==> flow/design.v <==
module dff #(
    parameter WIDTH = 1
) (
    input [WIDTH-1:0] d,
    output reg [WIDTH-1:0] q,
    input clk,
    input rst_b
);
    always @(posedge clk, negedge rst_b) begin
        if (rst_b == 0) begin
            q <= 0;
        end else begin
            q <= d;
        end
    end
endmodule
module Control_Unit(
    input[31:0] inst,
    output reg [4:0] rs1_num4,
    output reg [4:0] rs2_num4,
    output reg [4:0] rd_num4,
    output reg [31:0] immSmall,
    output reg [3:0] alu_control,
    input clk,
    input rst_b
);
    reg[6:0] opcode;
    reg[2:0] funct3;    
    reg[6:0] funct7;
    reg bool = 1'b0;
    reg [4:0] rd_num;
    reg [4:0] rd_num1;
    reg [4:0] rd_num2;
    reg [4:0] rd_num3;
    dff #(5) rd_num1_dff (
        .d(rd_num),
        .q(rd_num1),
        .clk(clk),
        .rst_b(rst_b)
    );
    dff #(5) rd_num2_dff (
        .d(rd_num1),
        .q(rd_num2),
        .clk(clk),
        .rst_b(rst_b)
    );
    dff #(5) rd_num3_dff (
        .d(rd_num2),
        .q(rd_num3),
        .clk(clk),
        .rst_b(rst_b)
    );
    dff #(5) rd_num4_dff (
        .d(rd_num3),
        .q(rd_num4),
        .clk(clk),
        .rst_b(rst_b)
    );
    reg [4:0] rs1_num;
    reg [4:0] rs1_num1;
    reg [4:0] rs1_num2;
    reg [4:0] rs1_num3;
    dff #(5) rs1_num1_dff (
        .d(rs1_num),
        .q(rs1_num1),
        .clk(clk),
        .rst_b(rst_b)
    );
    dff #(5) rs1_num2_dff (
        .d(rs1_num1),
        .q(rs1_num2),
        .clk(clk),
        .rst_b(rst_b)
    );
    dff #(5) rs1_num3_dff (
        .d(rs1_num2),
        .q(rs1_num3),
        .clk(clk),
        .rst_b(rst_b)
    );
    dff #(5) rs1_num4_dff (
        .d(rs1_num3),
        .q(rs1_num4),
        .clk(clk),
        .rst_b(rst_b)
    );
    reg [4:0] rs2_num;
    reg [4:0] rs2_num1;
    reg [4:0] rs2_num2;
    reg [4:0] rs2_num3;
    dff #(5) rs2_num1_dff (
        .d(rs2_num),
        .q(rs2_num1),
        .clk(clk),
        .rst_b(rst_b)
    );
    dff #(5) rs2_num2_dff (
        .d(rs2_num1),
        .q(rs2_num2),
        .clk(clk),
        .rst_b(rst_b)
    );
    dff #(5) rs2_num3_dff (
        .d(rs2_num2),
        .q(rs2_num3),
        .clk(clk),
        .rst_b(rst_b)
    );
    dff #(5) rs2_num4_dff (
        .d(rs2_num3),
        .q(rs2_num4),
        .clk(clk),
        .rst_b(rst_b)
    );
    always @(posedge clk) begin
        opcode = inst[6:0];
        case(opcode)
        'h33: begin
            rs1_num <= inst[19:15];
            rs2_num <= inst[24:20];
            rd_num <= inst[11:7];
            funct3 = inst[14:12];
            funct7 = inst[31:25];
            if (funct3 == 0 && funct7 == 0) begin
                alu_control <= 4'b0010;
            end
            if (funct3 == 0 && funct7 == 32) begin
                alu_control <= 4'b0100;
            end
            if (funct3 == 1 && funct7 == 0) begin
                alu_control <= 4'b0001;
            end
            if (funct3 == 2 && funct7 == 0) begin
                alu_control <= 4'b0101;
            end
            if (funct3 == 3 && funct7 == 0) begin
                alu_control <= 4'b0111;
            end
            if (funct3 == 4 && funct7 == 0) begin
                alu_control <= 4'b0110;
            end
        end
        'h13: begin
            rs1_num <= inst[19:15];
            rs2_num <= {5{1'b0}};
            rd_num <= inst[11:7];
            funct3 = inst[14:12];
            immSmall <= {{20{inst[31]}}, inst[31:20]};
            if (funct3 == 0) begin
                alu_control <= 4'b0010;
            end
            if (funct3 == 1) begin
                alu_control <= 4'b0001;
                immSmall <= {{27{1'b0}}, immSmall[4:0]};
            end
            if (funct3 == 2) begin
                alu_control <= 4'b0101;
            end
            if (funct3 == 3) begin
                alu_control <= 4'b0111;
            end
            if (funct3 == 4) begin
                alu_control <= 4'b0110;
            end
            if (funct3 == 5) begin
                if (immSmall[10] == 0) begin
                    alu_control <= 4'b1000;
                    immSmall <= {{27{1'b0}}, immSmall[4:0]};
                end
            end
            if (funct3 == 5) begin
                if (immSmall[10] == 1) begin
                    alu_control <= 4'b1001;
                    immSmall <=  {{27{1'b0}}, immSmall[4:0]};
                end
            end
            if (funct3 == 6) begin
                alu_control <= 4'b0011;
            end
            if (funct3 == 7) begin
                alu_control <= 4'b0000;
            end
        end
        'h03: begin
            rs1_num <= inst[19:15];
            rs2_num <= {5{1'b0}};
            rd_num <= inst[11:7];
            funct3 = inst[14:12];
            immSmall <= {{20{inst[31]}}, inst[31:20]};
            alu_control <= 4'b1101;
        end
        'h23: begin
            rs1_num <= inst[19:15];
            rs2_num <= inst[24:20];
            funct3 = inst[14:12];
            immSmall <= {{20{inst[31]}}, inst[31:25], inst[11:7]};
            alu_control <= 4'b1100;
        end
        'h63: begin
            rs1_num <= inst[19:15];
            rs2_num <= inst[24:20];
            funct3 = inst[14:12];
            immSmall <= {{19{inst[31]}}, inst[31], inst[7], inst[30:25], inst[11:8], {1{1'b0}}};
            alu_control <= 4'b1111;
        end
        'h6F: begin
            rd_num <= inst[11:7];
            immSmall <= {{11{inst[31]}}, inst[31], inst[19:12], inst[20], inst[30:21], {1{1'b0}}};
            alu_control <= 4'b1011;
        end
        'h37: begin
            immSmall <= {inst[31:12], {12{1'b0}}};
            rd_num <= inst[11:7];
            rs1_num <= {5{1'b0}};
            rs2_num <= {5{1'b0}};
            alu_control <= 4'b0010;
        end
        'h67: begin
            rs1_num <= inst[19:15];
            rs2_num <= {5{1'b0}};
            rd_num <= inst[11:7];
            funct3 = inst[14:12];
            immSmall <= {{20{inst[31]}}, inst[31:20]};
            alu_control <= 4'b1010;
        end
        'h17: begin
            immSmall <= {inst[31:12], {12{1'b0}}};
            rd_num <= inst[11:7];
            rs1_num <= {5{1'b0}};
            rs2_num <= {5{1'b0}};
            alu_control <= 4'b1110;
        end
        default: begin
            rs1_num <= 0;
            rs2_num <= 0;
            rd_num <= 0;
            immSmall <= 0;
            alu_control <= 4'b1111;
        end
        endcase
    end
endmodule
-- Reports on Control_Unit
Tool output for the design above, in the order of the flow.
Line numbers count from 1 in the design file above.
Cell names lack the library's common part.
Not given: -
- design top: Control_Unit
- clock port: clk
- standard-cell library: sky130hd
- library corner: tt_025C_1v80

-- Word-level counts
Counts by Yosys on the flattened word-level netlist (proc, flatten, opt, wreduce; memories kept). Register bits leave out memories and registers merged into their read ports (data or address). Print and check cells are left out. Cells with the same type and inputs are merged into one.
- flip-flop bits (word level): 111
- noted input bits: 34
- noted output and inout port bits: 51
- eq/ne operators: 19
- noted multiplexer cells: 25
- bitwise operators at 1
- reduce/logical cells at 15
- operators with widths (kind ; count):
    case mux 32 bit (select 7 bit) ; 1
    two-way mux 32 bit ; 4
    two-way mux 4 bit ; 16
    case mux 4 bit (select 8 bit) ; 1
    case mux 5 bit (select 2 bit) ; 3
    == test 7 x 6 -> 1 bit with constant B ; 4
    == test 7 bit with constant B ; 3
    == test 7 x 5 -> 1 bit with constant B ; 2
    == test 3 bit with constant B ; 4
    == test 7 x 2 -> 1 bit with constant B ; 1
    inequality test 7 bit with constant B ; 1
    zero test 7 bit ; 1
    OR reduction 7 bit ; 1
    logical AND 1 bit ; 6
    OR reduction 2 bit ; 3
    == test 3 x 2 -> 1 bit with constant B ; 2
    OR reduction 6 bit ; 1
    == test 3 x 1 -> 1 bit with constant B ; 1
    inequality test 3 bit with constant B ; 1
    zero test 3 bit ; 1
    OR reduction 3 bit ; 1
    AND reduction 2 bit ; 1
    inverter 1 bit ; 1

-- Logic depth
Longest topological path by Yosys (ltp), each cell counted once; first at word level (registers and memories cut), then after technology mapping (sequential cells cut; the memories' decode and read muxes count).
- depth in word-level cells at 12
- noted ABC_AREA: 0
- depth in mapped cells: 6

-- After synthesis
Source: synth_stat.txt of the flow (Yosys; design flattened, memories mapped). It holds for the ABC_AREA given above (unset counts as 0); a run with the other value may have another netlist.
- cell count: 295
- noted cell area after synthesis: 4162.7 um^2
- flip-flop cells: 111
- cell types (type ; count ; area in all (um^2)):
    edfxtp_1 ; 51 ; 1.53E+03
    dfrtp_1 ; 60 ; 1501.44
    and2_1 ; 23 ; 143.888
    a21o_1 ; 14 ; 105.101
    o21ai_0 ; 17 ; 85.082
    nand2_1 ; 22 ; 82.579
    nor2_1 ; 13 ; 48.797
    nand3_1 ; 9 ; 45.043
    nor2b_1 ; 6 ; 37.536
    a21oi_1 ; 7 ; 35.034
    a2111oi_4 ; 1 ; 27.526
    a211o_1 ; 3 ; 26.275
    and3b_1 ; 3 ; 26.275
    inv_1 ; 7 ; 26.275
    a22oi_1 ; 3 ; 22.522
    clkbuf_1 ; 6 ; 22.522
    o211ai_1 ; 3 ; 22.522
    buf_2 ; 4 ; 20.019
Not listed: further types 36, cells in them 43.
By module: a second synthesis without flattening, with its own total; a netlist apart from the flattened one above.
- noted cell total of the unflattened synthesis: 277
- area (unflattened synthesis): 4033.9 um^2
Rows give one instance, submodules left out.
- by module (module ; instances ; cells ; area (um^2) ; seq. area (um^2)):
    Control_Unit ; 1 ; 217 ; 2532.4 ; 1531.5
    dff #(WIDTH=5) ; 12 ; 5 ; 125.1 ; 125.1

-- Path before layout
Source: OpenSTA report_checks on the synthesized netlist (no wires, ideal clock, input and output delay 20% of the period each), path of least setup slack; recovery checks are left aside. Register names are those of the netlist, which keeps one name where synthesis merged equal registers.
- path kind: input to register
- start: input inst[1]
- end: register immSmall[10]
- clock period: 4.31 ns
- input delay: 0.862 ns
- setup time at 0.382 ns
- noted arrival time: 1.949 ns
- noted data required time: 3.928 ns
- path slack: 1.979 ns
- path delay at 1.469 ns
- driving pins on the path at 4
- noted synthesis period reached: 2.331 ns
"path delay" = arrival - input delay + setup time.
"driving pins on the path" counts driving pins, that of a launching flip-flop among them; a cell with two outputs on the path counts twice.
"synthesis period reached" = period - worst setup slack (recovery checks aside). The figure is calculated, with input and output delays left at 20% of the set period.
The rows between start and end are the longest chain of elaborated cells between them; the timing report does not say that the signal goes this way. Where chains are equally long, one stands for them.
A line is the first line of the expression or statement that the cell stems from. Yosys adds cells for indexed reads and writes and turns some case tables into memories.
At most two assigning lines are given for a register; there are more.
The path ends at the enable pin of a flip-flop; only ways to that pin are counted.
- path through: nand2_1 buf_1 nor3_2 inv_1
- length of the longest elaborated chain: 1
- ends and longest elaborated chain, after synthesis (item ; line ; source):
    start: declaration ; 18 ; input[31:0] inst,
    == test 7 x 6 -> 1 bit ; 117 ; case(opcode)
    end: assignment ; 148 ; immSmall <= {{20{inst[31]}}, inst[31:20]};
    end: assignment ; 154 ; immSmall <= {{27{1'b0}}, immSmall[4:0]};
    end: declaration ; 22 ; output reg [31:0] immSmall,

-- Path in the finished layout
From the final timing report of flow run 1: the path of least setup slack in the routed layout; clock arrival at registers is part of the times.
- path kind: input to register
- start: input inst[3]
- end: register immSmall[24]
- clock period: 2.01 ns
- input delay: 0.40 ns
- setup time at 0.12 ns
- noted arrival time: 2.16 ns
- noted data required time: 2.24 ns
- path slack: 0.09 ns
- driving pins on the path at 6
The rows between start and end are the longest chain of elaborated cells between them; the timing report does not say that the signal goes this way. Where chains are equally long, one stands for them.
At most two assigning lines are given for a register; there are more.
- path through: clkdlybuf4s50_1 nor2b_1 a2111o_1 a2111oi_4 buf_4 a21o_1
- length of the longest elaborated chain: 3
- ends and longest elaborated chain, after layout (item ; line ; source):
    start: declaration ; 18 ; input[31:0] inst,
    == test 7 x 5 -> 1 bit ; 117 ; case(opcode)
    OR reduction 2 bit ; - ;
    case mux 32 bit (select 7 bit) ; 117 ;
    end: assignment ; 148 ; immSmall <= {{20{inst[31]}}, inst[31:20]};
    end: assignment ; 154 ; immSmall <= {{27{1'b0}}, immSmall[4:0]};
    end: declaration ; 22 ; output reg [31:0] immSmall,

Wiki page: Control_Unit / flow data

Module Control_Unit, platform sky130hd: 2 stored runs of the flow (Yosys, OpenROAD) with differing settings, in no particular order. Input and output delays are each 20% of the period that was set; the output load is 0.01 pF.
"achieved clock period": clock period set for the run, less the worst setup slack. It is reckoned from that one timing run; input and output delays stay at 20% of the period that was set.
By "time of the worst setup path" is meant the share of the clock period that the worst setup path is allowed (20% is reserved at inputs, 20% at outputs), minus its slack. Clock arrival times at its registers enter into it.
"total power after layout" is the tool's figure for a default switching activity; nothing was simulated.

Flow run 1
Settings were period_ns = 2.01; CORE_UTILIZATION = 42; CAP_MARGIN = 20; CORE_MARGIN = 2; SLEW_MARGIN = 20
- final setup TNS at 0.000 ns
- noted the netlist area reported by Yosys: 4162.7 um^2
- final utilization: 60.4%
- noted the setup slack of the worst path: 0.085 ns
- noted the overall die area: 10723.6 um^2
- std-cell area (final layout): 5853.1 um^2
- time of the worst setup path: 1.52 ns
- kind of the worst setup path: input to register
- total power after layout at 4159 uW
- achieved clock period at 1.925 ns

Flow run 2
Settings were period_ns = 2.09; CORE_UTILIZATION = 16; PLACE_DENSITY_LB_ADDON = 0.19; CELL_PAD_IN_SITES_DETAIL_PLACEMENT = 2; ABC_AREA = 1; CAP_MARGIN = 30; MAX_ROUTING_LAYER = met4; CORE_MARGIN = 2; SLEW_MARGIN = 20
- final setup TNS at 0.000 ns
- noted the netlist area reported by Yosys: 4549.4 um^2
- final utilization: 23.4%
- noted the setup slack of the worst path: 0.252 ns
- noted the overall die area: 29797.7 um^2
- std-cell area (final layout): 6527.5 um^2
- time of the worst setup path: 1.42 ns
- kind of the worst setup path: input to register
- total power after layout at 4403 uW
- achieved clock period at 1.838 ns
